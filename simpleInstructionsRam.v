==> flow/design.v <==
module simpleInstructionsRam(clock, address, iRAMOutput);
	 input [9:0] address;
	 input clock;
	 output [31:0] iRAMOutput;
	 integer firstClock = 0;
	 reg [31:0] instructionsRAM[134:0];
	 always @ ( posedge clock ) begin
	 	 if (firstClock==0) begin
	 	 instructionsRAM[0] = 32'b01101100000000000000000000000000; 
	 	 instructionsRAM[1] = 32'b01010100000000000000000001010001; 
	 	 instructionsRAM[2] = 32'b01101000001000000000000000000000; 
	 	 instructionsRAM[3] = 32'b00000100111000010000000000000000; 
	 	 instructionsRAM[4] = 32'b01100100111000000000000000001001; 
	 	 instructionsRAM[5] = 32'b01100000011000000000000000001100; 
	 	 instructionsRAM[6] = 32'b00001100001000110000000000000001; 
	 	 instructionsRAM[7] = 32'b00000100111000010000000000000000; 
	 	 instructionsRAM[8] = 32'b01100000011000000000000000001001; 
	 	 instructionsRAM[9] = 32'b00000100100001110000000000000000; 
	 	 instructionsRAM[10] = 32'b01011100001000110010000000000000; 
	 	 instructionsRAM[11] = 32'b00000100111000010000000000000000; 
	 	 instructionsRAM[12] = 32'b01111100000001110000000000000000; 
	 	 instructionsRAM[13] = 32'b01001100000000000000000001000001; 
	 	 instructionsRAM[14] = 32'b01100000011000000000000000001001; 
	 	 instructionsRAM[15] = 32'b00000100111000110000000000000000; 
	 	 instructionsRAM[16] = 32'b01100100111000000000000000001101; 
	 	 instructionsRAM[17] = 32'b01100000011000000000000000001001; 
	 	 instructionsRAM[18] = 32'b00000100001000110000000000000001; 
	 	 instructionsRAM[19] = 32'b00000100111000010000000000000000; 
	 	 instructionsRAM[20] = 32'b01100100111000000000000000001010; 
	 	 instructionsRAM[21] = 32'b01100000011000000000000000001010; 
	 	 instructionsRAM[22] = 32'b01100000100000000000000000001100; 
	 	 instructionsRAM[23] = 32'b01011100001000110010000000000000; 
	 	 instructionsRAM[24] = 32'b00000100111000010000000000000000; 
	 	 instructionsRAM[25] = 32'b01111100000001110000000000000000; 
	 	 instructionsRAM[26] = 32'b01001100000000000000000000010110; 
	 	 instructionsRAM[27] = 32'b01100000011000000000000000001010; 
	 	 instructionsRAM[28] = 32'b00000100100000110000000000001110; 
	 	 instructionsRAM[29] = 32'b10000100001001000000000000000000; 
	 	 instructionsRAM[30] = 32'b00000100111000010000000000000000; 
	 	 instructionsRAM[31] = 32'b01100000011000000000000000001101; 
	 	 instructionsRAM[32] = 32'b00000100100000110000000000001110; 
	 	 instructionsRAM[33] = 32'b10000100001001000000000000000000; 
	 	 instructionsRAM[34] = 32'b00000101000000010000000000000000; 
	 	 instructionsRAM[35] = 32'b00000100011001110000000000000000; 
	 	 instructionsRAM[36] = 32'b00000100100010000000000000000000; 
	 	 instructionsRAM[37] = 32'b01011100001000110010000000000000; 
	 	 instructionsRAM[38] = 32'b00000100111000010000000000000000; 
	 	 instructionsRAM[39] = 32'b01111100000001110000000000000000; 
	 	 instructionsRAM[40] = 32'b01001100000000000000000000000011; 
	 	 instructionsRAM[41] = 32'b01100000011000000000000000001010; 
	 	 instructionsRAM[42] = 32'b00000100111000110000000000000000; 
	 	 instructionsRAM[43] = 32'b01100100111000000000000000001101; 
	 	 instructionsRAM[44] = 32'b01100000011000000000000000001010; 
	 	 instructionsRAM[45] = 32'b00000100001000110000000000000001; 
	 	 instructionsRAM[46] = 32'b00000100111000010000000000000000; 
	 	 instructionsRAM[47] = 32'b01100100111000000000000000001010; 
	 	 instructionsRAM[48] = 32'b01010100000000000000000000010101; 
	 	 instructionsRAM[49] = 32'b01100000011000000000000000001001; 
	 	 instructionsRAM[50] = 32'b01100000100000000000000000001101; 
	 	 instructionsRAM[51] = 32'b01011100001000110010000000000000; 
	 	 instructionsRAM[52] = 32'b01011100011001000001100000000000; 
	 	 instructionsRAM[53] = 32'b00100100001000010001100000000000; 
	 	 instructionsRAM[54] = 32'b00000100111000010000000000000000; 
	 	 instructionsRAM[55] = 32'b01111100000001110000000000000000; 
	 	 instructionsRAM[56] = 32'b01001100000000000000000000010001; 
	 	 instructionsRAM[57] = 32'b01100000011000000000000000001001; 
	 	 instructionsRAM[58] = 32'b00000100100000110000000000001110; 
	 	 instructionsRAM[59] = 32'b10000100001001000000000000000000; 
	 	 instructionsRAM[60] = 32'b00000100111000010000000000000000; 
	 	 instructionsRAM[61] = 32'b01100100111000000000000000001011; 
	 	 instructionsRAM[62] = 32'b01100000011000000000000000001101; 
	 	 instructionsRAM[63] = 32'b00000100100000110000000000001110; 
	 	 instructionsRAM[64] = 32'b10000100001001000000000000000000; 
	 	 instructionsRAM[65] = 32'b00000100111000010000000000000000; 
	 	 instructionsRAM[66] = 32'b01100000011000000000000000001001; 
	 	 instructionsRAM[67] = 32'b00000100100000110000000000001110; 
	 	 instructionsRAM[68] = 32'b10001000111001000000000000000000; 
	 	 instructionsRAM[69] = 32'b01100000011000000000000000001011; 
	 	 instructionsRAM[70] = 32'b00000100111000110000000000000000; 
	 	 instructionsRAM[71] = 32'b01100000011000000000000000001101; 
	 	 instructionsRAM[72] = 32'b00000100100000110000000000001110; 
	 	 instructionsRAM[73] = 32'b10001000111001000000000000000000; 
	 	 instructionsRAM[74] = 32'b01100000011000000000000000001001; 
	 	 instructionsRAM[75] = 32'b00000100001000110000000000000001; 
	 	 instructionsRAM[76] = 32'b00000100111000010000000000000000; 
	 	 instructionsRAM[77] = 32'b01100100111000000000000000001001; 
	 	 instructionsRAM[78] = 32'b01010100000000000000000000000101; 
	 	 instructionsRAM[79] = 32'b10000100001111110000000000000000; 
	 	 instructionsRAM[80] = 32'b10001100000000010000000000000000; 
	 	 instructionsRAM[81] = 32'b01101000001000000000000000001001; 
	 	 instructionsRAM[82] = 32'b00000100111000010000000000000000; 
	 	 instructionsRAM[83] = 32'b01100100111000000000000000000010; 
	 	 instructionsRAM[84] = 32'b01101000001000000000000000000110; 
	 	 instructionsRAM[85] = 32'b00000100111000010000000000000000; 
	 	 instructionsRAM[86] = 32'b01100100111000000000000000000011; 
	 	 instructionsRAM[87] = 32'b01101000001000000000000000001000; 
	 	 instructionsRAM[88] = 32'b00000100111000010000000000000000; 
	 	 instructionsRAM[89] = 32'b01100100111000000000000000000100; 
	 	 instructionsRAM[90] = 32'b01101000001000000000000000000111; 
	 	 instructionsRAM[91] = 32'b00000100111000010000000000000000; 
	 	 instructionsRAM[92] = 32'b01100100111000000000000000000101; 
	 	 instructionsRAM[93] = 32'b01100000001000000000000000000010; 
	 	 instructionsRAM[94] = 32'b01100000001000000000000000000010; 
	 	 instructionsRAM[95] = 32'b01100100001000000000000000001110; 
	 	 instructionsRAM[96] = 32'b01100000001000000000000000000011; 
	 	 instructionsRAM[97] = 32'b01100100001000000000000000001111; 
	 	 instructionsRAM[98] = 32'b01100000001000000000000000000100; 
	 	 instructionsRAM[99] = 32'b01100100001000000000000000010000; 
	 	 instructionsRAM[100] = 32'b01100000001000000000000000000101; 
	 	 instructionsRAM[101] = 32'b01100100001000000000000000010001; 
	 	 instructionsRAM[102] = 32'b01100000001000000000000000000110; 
	 	 instructionsRAM[103] = 32'b01100100001000000000000000010010; 
	 	 instructionsRAM[104] = 32'b01101000001000000000000000000100; 
	 	 instructionsRAM[105] = 32'b01100100001000000000000000001100; 
	 	 instructionsRAM[106] = 32'b01101011111000000000000000010100; 
	 	 instructionsRAM[107] = 32'b00000111111111110000000000000001; 
	 	 instructionsRAM[108] = 32'b01101000001000000000000001101111; 
	 	 instructionsRAM[109] = 32'b10001000001111110000000000000000; 
	 	 instructionsRAM[110] = 32'b01010100000000000000000000000010; 
	 	 instructionsRAM[111] = 32'b00001111111111110000000000000001; 
	 	 instructionsRAM[112] = 32'b01100000001000000000000000001110; 
	 	 instructionsRAM[113] = 32'b01100100001000000000000000000010; 
	 	 instructionsRAM[114] = 32'b01100000001000000000000000001111; 
	 	 instructionsRAM[115] = 32'b01100100001000000000000000000011; 
	 	 instructionsRAM[116] = 32'b01100000001000000000000000010000; 
	 	 instructionsRAM[117] = 32'b01100100001000000000000000000100; 
	 	 instructionsRAM[118] = 32'b01100000001000000000000000010001; 
	 	 instructionsRAM[119] = 32'b01100100001000000000000000000101; 
	 	 instructionsRAM[120] = 32'b01100000001000000000000000010010; 
	 	 instructionsRAM[121] = 32'b01100100001000000000000000000110; 
	 	 instructionsRAM[122] = 32'b01110100001000000000000000000000; 
	 	 instructionsRAM[123] = 32'b00000100111000010000000000000000; 
	 	 instructionsRAM[124] = 32'b01100100111000000000000000000111; 
	 	 instructionsRAM[125] = 32'b01100000011000000000000000000111; 
	 	 instructionsRAM[126] = 32'b00000100100000110000000000000010; 
	 	 instructionsRAM[127] = 32'b10000100001001000000000000000000; 
	 	 instructionsRAM[128] = 32'b00000100111000010000000000000000; 
	 	 instructionsRAM[129] = 32'b00000100001001110000000000000000; 
	 	 instructionsRAM[130] = 32'b01111000001000000000000000000000; 
	 	 instructionsRAM[131] = 32'b10000000001000000000000000000000; 
	 	 instructionsRAM[132] = 32'b10000000001000000000000000000000; 
	 	 instructionsRAM[133] = 32'b01110000000000000000000000000000; 
	 	 firstClock <= 0;
	 	 end
	 end
	 assign iRAMOutput = instructionsRAM[address];
endmodule  
Tool chain data of simpleInstructionsRam
What the tools print for simpleInstructionsRam, step after step.
Line numbers count from 1 in the design file above.
Library cell names are shortened.
The mark - stands for no value.
- top module: simpleInstructionsRam
- clock input: clock
- library: sky130hd
- timing corner: tt_025C_1v80

Word level
Source: Yosys, flattened and elaborated. Widths are those after wreduce; folded enables and synchronous resets count as part of the registers. Registers that Yosys merges into a memory's read port (data or address) are not register bits. Print and check cells do not count. Equal cells are merged and count once.
- noted cells after elaboration: 152
- register bits at 0
- bits of input ports at 11
- noted output and inout bits: 32
- reduce/logical cells at 17
- noted muxes and demuxes: 1
- equal/unequal tests at 134
- operators with widths (operator ; number):
    parallel mux 32 bit (select 82 bit) ; 1
    == test 8 x 7 -> 1 bit with constant B ; 64
    == test 8 x 6 -> 1 bit with constant B ; 32
    == test 8 x 5 -> 1 bit with constant B ; 16
    == test 8 x 4 -> 1 bit with constant B ; 8
    == test 8 bit with constant B ; 7
    == test 8 x 3 -> 1 bit with constant B ; 4
    OR reduction 18 bit ; 1
    == test 8 x 2 -> 1 bit with constant B ; 2
    OR reduction 2 bit ; 6
    OR reduction 4 bit ; 3
    OR reduction 3 bit ; 3
    == test 8 x 1 -> 1 bit with constant B ; 1
    zero test 8 bit ; 1
    OR reduction 7 bit ; 1
    OR reduction 6 bit ; 1
    OR reduction 5 bit ; 1

Logic depth
Depth = most cells in a row (Yosys ltp): at word level without a register or memory, in the mapped netlist without a sequential cell, where the memories' decode and read muxes count.
- depth in word-level cells: 3
- ABC_AREA: 0
- depth in mapped cells: 11
- noted mapped depth without buffers: 8

Synthesis result
Source: synth_stat.txt of the flow (Yosys; design flattened, memories mapped). It holds for the ABC_AREA given above (unset counts as 0); a run with the other value may have another netlist.
The area totals of this step are shown rounded.
- cells in the netlist at 412
- noted flip-flops: 0
- mapped area: 0.0025 mm2
- sequential part of the area at 0 mm2
- buffer cells: 58
- cells by type (type ; number ; area in all (um2)):
    nor2_1 ; 48 ; 180.173
    a21oi_1 ; 30 ; 150.144
    nand2_1 ; 35 ; 131.376
    nand3_1 ; 24 ; 120.115
    o21ai_0 ; 22 ; 110.106
    buf_2 ; 21 ; 105.101
    o22ai_1 ; 16 ; 100.096
    buf_6 ; 8 ; 90.086
    nand4_1 ; 13 ; 81.328
    o32ai_1 ; 8 ; 70.067
    a31oi_1 ; 11 ; 68.816
    nand2b_1 ; 11 ; 68.816
    buf_4 ; 9 ; 67.565
    nor3_1 ; 13 ; 65.062
    clkbuf_1 ; 13 ; 48.797
    a211oi_1 ; 6 ; 45.043
    o211ai_1 ; 6 ; 45.043
    nor4_1 ; 7 ; 43.792
Other cell types: 49; their cells: 111.

Worst setup path after synthesis
Source: OpenSTA report_checks on the synthesized netlist (no wires, ideal clock, input and output delay 20% of the period each), path of least setup slack; recovery checks are left aside. Register names are those of the netlist, which keeps one name where synthesis merged equal registers.
- path kind: input to output
- start point: input address[5]
- end point: output iRAMOutput[18]
- path buffers: 2
- noted required time: 2976 ps
- noted path delay: 1747 ps
- launch time at the first pin: 744 ps
- noted setup slack: 485 ps
- noted stages: 8
- clock period: 3720 ps
- input delay: 744 ps
- noted arrival time: 2491 ps
- output delay at 744 ps
- period reached after synthesis: 3235 ps
"path delay" = arrival - input delay + setup time.
A path that ends at an output port has no setup time.
"stages" counts driving pins, that of a launching flip-flop among them; a cell with two outputs on the path counts twice.
"period reached after synthesis" = period - worst setup slack (recovery checks aside). The figure is calculated, with input and output delays left at 20% of the set period.
The rows between start and end are the longest chain of elaborated cells between them; the timing report does not say that the signal goes this way. Where chains are equally long, one stands for them.
Each line given opens the expression or statement behind the cell; cells for indexed reads and writes are added by Yosys, which also makes memories of some case tables.
- path through: buf_4 -> or4b_2 -> clkbuf_1 -> nor2_1 -> nand2_1 -> a21oi_1 -> nor3_1 -> nand4_1
- cells in the longest elaborated chain: 3
- elaborated cells on any way between the ends at 152
- source lines of those cells at 1
- those cells by class: eq/ne: 134; mux: 1; reduce/logical: 17
- RTL lines, path post-synthesis (item ; RTL line ; RTL):
    start, declared ; 2 ; input [9:0] address;
    == test 8 bit ; 146 ; assign iRAMOutput = instructionsRAM[address];
    OR reduction 2 bit ; - ;
    parallel mux 32 bit (select 82 bit) ; 146 ;
    end, declared ; 4 ; output [31:0] iRAMOutput;
Some nets on the timed path still bear RTL names; the line given drives or declares the net.
- named nets, post-synthesis (net ; RTL line):
    iRAMOutput[20] ; 146

Path in the finished layout
From the final timing report of stored run 1: the path of least setup slack in the routed layout; clock arrival at registers is part of the times.
The report prints the path's times to 10 ps; the period is as set.
- path kind: input to output
- start point: input address[4]
- end point: output iRAMOutput[26]
- noted setup slack: -50 ps
- noted required time: 4010 ps
- input delay: 1000 ps
- path buffers: 4
- output delay at 1000 ps
- noted arrival time: 4050 ps
- launch time at the first pin: 1000 ps
- clock period: 5010 ps
- noted stages: 10
The rows between start and end are the longest chain of elaborated cells between them; the timing report does not say that the signal goes this way. Where chains are equally long, one stands for them.
- path through: clkdlybuf4s50_1 -> buf_4 -> buf_4 -> or4b_2 -> nor2_1 -> o21ai_0 -> nand3_1 -> nor4_1 -> nand3_1 -> clkdlybuf4s50_1
- cells in the longest elaborated chain: 3
- elaborated cells on any way between the ends at 152
- source lines of those cells at 1
- those cells by class: eq/ne: 134; mux: 1; reduce/logical: 17
- RTL lines, path post-layout (item ; RTL line ; RTL):
    start, declared ; 2 ; input [9:0] address;
    == test 8 bit ; 146 ; assign iRAMOutput = instructionsRAM[address];
    OR reduction 2 bit ; - ;
    parallel mux 32 bit (select 82 bit) ; 146 ;
    end, declared ; 4 ; output [31:0] iRAMOutput;

Stored flow runs of simpleInstructionsRam (2 of them; Yosys, OpenROAD, sky130hd). They differ in their settings and are not a sequence. Constraints: input delay and output delay 20% of the set period each, output load 0.01 pF.
"reached clock period" is the run's clock period less its worst setup slack. It is reckoned from that one timing run; input and output delays stay at 20% of the period that was set.
"time on the worst setup path" is the time allowed to the run's worst setup path (the clock period less input and output delay, where it has them) less its slack. Clock arrival times count: a late capture clock shortens it, a late launch clock lengthens it.
"total power of the final layout": no workload was simulated; the value follows from the tool's default switching activity.
"time on the worst setup path" is known to 10 ps.
The results are shown rounded.

Stored run 1

==> flow/run.sh <==
#!/bin/bash
# the make line also repeats the synthesis and layout settings of config.mk as NAME=value (left out here)
make -C /OpenROAD-flow-scripts/flow DESIGN_CONFIG=/design/flow/config.mk WORK_HOME=/design/flow/orfs CLKGATE_MAP_FILE= finish
==> flow/config.mk <==
export PLATFORM = sky130hd
export DESIGN_NAME = simpleInstructionsRam
export DESIGN_NICKNAME = simpleInstructionsRam
export VERILOG_FILES = /design/flow/design.v
export SDC_FILE = /design/flow/constraint.sdc
export NUM_CORES = 4
export LEC_CHECK = 0
export CAP_MARGIN = 20
export CORE_MARGIN = 9
export CORE_UTILIZATION = 19
export GPL_TIMING_DRIVEN = 1
export MIN_ROUTING_LAYER = met1
export PLACE_DENSITY = 0.46
export SETUP_SLACK_MARGIN = -0.18
export SLEW_MARGIN = 20
==> flow/constraint.sdc <==
create_clock -name core_clock -period 5.01 [get_ports {clock}]
set_input_delay 1.0020 -clock core_clock [delete_from_list [all_inputs] [get_ports {clock}]]
set_output_delay 1.0020 -clock core_clock [all_outputs]
set_load 0.01 [all_outputs]

Measured in stored run 1:
- reached clock period: 5,056 ps
- noted the die outline area: 0.0176 mm2
- time on the worst setup path: 3,050 ps
- type of the worst setup path: input to output
- cell area after synthesis: 0.0025 mm2
- standard-cell area after layout: 0.00371 mm2
- total power of the final layout at 291 uW
- total negative slack on setup checks at -187 ps
- worst-case hold slack: 2,880 ps
- final design utilization: 29.1%
- setup slack of the worst path: -46 ps

Stored run 2

==> flow/run.sh <==
#!/bin/bash
# the make line also repeats the synthesis and layout settings of config.mk as NAME=value (left out here)
make -C /OpenROAD-flow-scripts/flow DESIGN_CONFIG=/design/flow/config.mk WORK_HOME=/design/flow/orfs CLKGATE_MAP_FILE= finish
==> flow/config.mk <==
export PLATFORM = sky130hd
export DESIGN_NAME = simpleInstructionsRam
export DESIGN_NICKNAME = simpleInstructionsRam
export VERILOG_FILES = /design/flow/design.v
export SDC_FILE = /design/flow/constraint.sdc
export NUM_CORES = 4
export LEC_CHECK = 0
export CAP_MARGIN = 20
export CORE_MARGIN = 2
export CORE_UTILIZATION = 37
export CTS_CLUSTER_SIZE = 10
export GPL_ROUTABILITY_DRIVEN = 1
export GPL_TIMING_DRIVEN = 1
export PLACE_DENSITY_LB_ADDON = 0.18
export SETUP_SLACK_MARGIN = 0.63
export SLEW_MARGIN = 20
==> flow/constraint.sdc <==
create_clock -name core_clock -period 2.67 [get_ports {clock}]
set_input_delay 0.5340 -clock core_clock [delete_from_list [all_inputs] [get_ports {clock}]]
set_output_delay 0.5340 -clock core_clock [all_outputs]
set_load 0.01 [all_outputs]

Measured in stored run 2:
- setup slack of the worst path: -543 ps
- cell area after synthesis: 0.0025 mm2
- total negative slack on setup checks at -6,610 ps
- final design utilization: 83.0%
- time on the worst setup path: 2,140 ps
- type of the worst setup path: input to output
- worst-case hold slack: 1,620 ps
- standard-cell area after layout: 0.00536 mm2
- noted the die outline area: 0.00744 mm2
- reached clock period: 3,213 ps
- total power of the final layout at 796 uW
